==> flow/design.v <==
module LZ77_Decoder(clk,reset,ready,code_pos,code_len,chardata,encode,finish,char_nxt);
input 				clk;
input 				reset;
input				ready;
input 		[4:0] 	code_pos;
input 		[4:0] 	code_len;
input 		[7:0] 	chardata;
output  	reg		encode;
output  	reg		finish;
output 	 reg [7:0] 	char_nxt;
reg [7:0] data [29:0];
reg [4:0] count;
integer i;
reg  cstat,nstat;
parameter a0=0, a1=1;
always @ (posedge clk or posedge reset)begin
    if(reset)begin  
      for(i=0;i<32;i=i+1)
      begin
          data[i]<=0;
      end
      count<=0;
      cstat<=a0;
    end
    else if(ready==1)begin
      cstat <= nstat;
         if(cstat==a0)begin
          data[1]<=data[0];
          data[2]<=data[1];
          data[3]<=data[2];
          data[4]<=data[3];
          data[5]<=data[4];
          data[6]<=data[5];
          data[7]<=data[6];
          data[8]<=data[7];
          data[9]<=data[8];
          data[10]<=data[9];          
          data[11]<=data[10];
          data[12]<=data[11];
          data[13]<=data[12];
          data[14]<=data[13];
          data[15]<=data[14];
          data[16]<=data[15];
          data[17]<=data[16];
          data[18]<=data[17];
          data[19]<=data[18];
          data[20]<=data[19];
          data[21]<=data[20];
          data[22]<=data[21];
          data[23]<=data[22];
          data[24]<=data[23];
          data[25]<=data[24];
          data[26]<=data[25];
          data[27]<=data[26];
          data[28]<=data[27];
          data[29]<=data[28]; 
          if(code_len==0 || count==code_len)begin
              char_nxt<=chardata;
              data[0]<=chardata;
              count<=0;
          end
          else begin
           char_nxt<=data[code_pos];
           data[0]<=data[code_pos];
           count<=count+1;
          end
         end         
     end      
end
always @(*)begin
  case(cstat)  
    a0:begin
      if(char_nxt == 8'h24)begin
       nstat=a1;
      end
      else 
      nstat=a0;
    end
    a1:begin
      nstat=a1;
    end
  endcase
end
always @(*)begin
  case(cstat)  
    a0:begin
     {encode,finish}=2'b00;
   end
    a1:begin
      {encode,finish}=2'b01;
      end
      endcase
end
endmodule
# Step by step through the tools: LZ77_Decoder
# Tool output for the design above, in the order of the flow.
# Lines are those of the file above, counted from 1.
# A cell with n/a has no value.
# inputs
top	LZ77_Decoder
clock	clk
cell_library	sky130hd
lib_corner	tt_025C_1v80

# Elaborated design
# Counts by Yosys on the flattened word-level netlist (proc, flatten, opt, wreduce). Print and check cells are left out. Cells with the same type and inputs are merged into one.
# word_totals
reg_bits	254
out_inout_bits	10
elab_cells	78
# classes
n_addsub	1
equal	31
n_mux	6
n_logic	2
n_reduce_logical	5
# op_table
op	count
parallel mux 8 bit (select 30 bit)	1
== test 5 bit (second input constant)	14
== test 5 x 4 -> 1 bit (second input constant)	8
== test 5 x 3 -> 1 bit (second input constant)	4
== test 5 x 2 -> 1 bit (second input constant)	2
logical NOT 5 bit	2
== test 8 x 6 -> 1 bit (second input constant)	1
2-to-1 mux 8 bit	1
adder 5 x 1 -> 5 bit (second input constant)	1
== test 5 x 1 -> 1 bit (second input constant)	1
== test 5 bit	1
2-to-1 mux 5 bit	1
parallel mux 2 bit (select 2 bit)	1
AND reduction 3 bit	1
NOT 1 bit	2
AND reduction 2 bit	1
parallel mux 1 bit (select 2 bit)	1
logical OR 1 bit	1
2-to-1 mux 1 bit	1

# Logic depth
# Depth = most cells in a row (Yosys ltp): at word level without a register or memory, in the mapped netlist without a sequential cell, where the memories' decode and read muxes count.
# depth
word_depth	3
abc_area	1
depth_mapped	15
depth_no_buf	14

# After synthesis
# The flow's flattened synthesis, as Yosys stat reports it; memories are mapped. The netlist is that of the ABC_AREA named above (0 if unset); the other value can give another one.
# synth_totals
mapped_cells	1598
yosys_area_um2	12326.8
flip_flops	254
# types
cell	count	area_total_um2
sky130_fd_sc_hd__dfrtp_1	246	6.16E+03
sky130_fd_sc_hd__nand2_1	586	2199.61
sky130_fd_sc_hd__o21ai_0	195	975.936
sky130_fd_sc_hd__nand3_1	139	695.667
sky130_fd_sc_hd__inv_1	117	439.171
sky130_fd_sc_hd__nor2_1	98	367.853
sky130_fd_sc_hd__nand4_1	50	312.8
sky130_fd_sc_hd__edfxtp_1	8	240.23
sky130_fd_sc_hd__clkbuf_1	52	195.187
sky130_fd_sc_hd__nand3_2	16	160.154
sky130_fd_sc_hd__buf_2	28	140.134
sky130_fd_sc_hd__nor2_2	11	68.816
sky130_fd_sc_hd__nand2_2	9	56.304
sky130_fd_sc_hd__nor2_4	4	45.043
sky130_fd_sc_hd__buf_4	5	37.536
sky130_fd_sc_hd__xor2_1	4	35.034
sky130_fd_sc_hd__buf_1	9	33.782
sky130_fd_sc_hd__xnor2_1	3	26.275
# Other cell types: 12; their cells: 18.

# Worst setup path after synthesis
# Path of least setup slack by OpenSTA after synthesis, without wires, with an ideal clock, recovery checks aside; 20% of the period is set as input and as output delay. Where synthesis merged equal registers, the netlist keeps one of their names.
# synth_timing
path_type	input -> register
from	in code_pos[1]
to	reg char_nxt[0]
tclk_ns	2.43
in_delay_ns	0.486
setup_ns	0.254
launch_ns	0.486
arrival_ns	1.684
path_slack_ns	0.491
delay_ns	1.452
stages	13
n_path_buf	1
synth_period_reached_ns	1.939
# "delay_ns" is the arrival time less input delay plus setup time.
# "stages" counts driving pins, that of a launching flip-flop among them; a cell with two outputs on the path counts twice.
# "synth_period_reached_ns" is the clock period less the worst setup slack; recovery checks do not enter. This is arithmetic on one report: input and output delays are still those of the set period (20% each).
# Between the ends stands the longest chain of elaborated cells between them, by number of cells; it is not shown to be the way that was timed. Of several equally long chains one is given.
# Each line given opens the expression or statement behind the cell; cells for indexed reads and writes are added by Yosys, which also makes memories of some case tables.
# synth_via
path_cell_list	sky130_fd_sc_hd__buf_2 -> sky130_fd_sc_hd__inv_1 -> sky130_fd_sc_hd__nand2_1 -> sky130_fd_sc_hd__nor2_2 -> sky130_fd_sc_hd__nand2_1 -> sky130_fd_sc_hd__nand2_1 -> sky130_fd_sc_hd__nor2_1 -> sky130_fd_sc_hd__nand2_1 -> sky130_fd_sc_hd__nor2_8 -> sky130_fd_sc_hd__nand2_4 -> sky130_fd_sc_hd__nand3_2 -> sky130_fd_sc_hd__nand3_2 -> sky130_fd_sc_hd__nand2_2
elab_chain_len	3
cells_between	32
# synth_rtl
item	line_no	source
start, declared	5	input [4:0] code_pos;
== test 5 bit	63	char_nxt<=data[code_pos];
parallel mux 8 bit (select 30 bit)	63
2-to-1 mux 8 bit	57	if(code_len==0 || count==code_len)begin
end, assigned	58	char_nxt<=chardata;
end, assigned	63
end, declared	10	output reg [7:0] char_nxt;

# Path in the finished layout
# From the final timing report of run 1: the path of least setup slack in the routed layout; clock arrival at registers is part of the times.
# layout_timing
path_type	input -> register
from	in code_pos[2]
to	reg char_nxt[0]
tclk_ns	2.09
in_delay_ns	0.42
setup_ns	0.24
launch_ns	0.42
arrival_ns	2.10
path_slack_ns	0.30
stages	13
n_path_buf	3
# Between the ends stands the longest chain of elaborated cells between them, by number of cells; it is not shown to be the way that was timed. Of several equally long chains one is given.
# layout_via
path_cell_list	sky130_fd_sc_hd__clkbuf_4 -> sky130_fd_sc_hd__inv_2 -> sky130_fd_sc_hd__nor2_2 -> sky130_fd_sc_hd__buf_4 -> sky130_fd_sc_hd__buf_4 -> sky130_fd_sc_hd__nand4_1 -> sky130_fd_sc_hd__nand2_1 -> sky130_fd_sc_hd__nor2_1 -> sky130_fd_sc_hd__nand2_1 -> sky130_fd_sc_hd__nor2_2 -> sky130_fd_sc_hd__nand3_2 -> sky130_fd_sc_hd__nand3_2 -> sky130_fd_sc_hd__nand2_2
elab_chain_len	3
cells_between	32
# layout_rtl
item	line_no	source
start, declared	5	input [4:0] code_pos;
== test 5 bit	63	char_nxt<=data[code_pos];
parallel mux 8 bit (select 30 bit)	63
2-to-1 mux 8 bit	57	if(code_len==0 || count==code_len)begin
end, assigned	58	char_nxt<=chardata;
end, assigned	63
end, declared	10	output reg [7:0] char_nxt;

# Top module LZ77_Decoder; platform sky130hd; tools Yosys and OpenROAD; 2 stored runs in no particular order. Input and output delays are each 20% of the period that was set; the output load is 0.01 pF.
# "achieved_clock_period_ns" = clock period - worst setup slack. The figure is calculated, with input and output delays left at 20% of the set period.
# "worst_path_ns": the worst setup path's part of the clock period (all of it between registers, 20% less for each end at a port) less its slack. A launch clock that arrives late makes it longer, a capture clock that arrives late makes it shorter.
# "totalPower_uw" rests on the timing tool's default activity at the inputs, not on a simulated workload.
# Settings: -- = not set for that run.
stored run	period_ns	CORE_UTILIZATION	SETUP_SLACK_MARGIN	HOLD_SLACK_MARGIN	CORE_MARGIN	CELL_PAD_IN_SITES_DETAIL_PLACEMENT	ABC_AREA	GPL_TIMING_DRIVEN	CTS_CLUSTER_DIAMETER	SLEW_MARGIN	MAX_ROUTING_LAYER	CAP_MARGIN	worst_path_ns	critical_path_kind	achieved_clock_period_ns	worstSetupSlack_ns	stdcell_area_um2	totalPower_uw	timing.setup.tns_ns	yosys.chip_area_um2	die_um2
run 1	2.09	37	0.27	0.19	5	1	1	0	81	0	met5	20	1.37	input -> register	1.786	0.304	14685.3	18652	0.000	12326.8	37065.9
run 2	3.66	40	--	--	2	--	--	--	--	20	--	20	2.19	input -> register	2.920	0.740	13813.2	8752	0.000	12124.1	31719.6
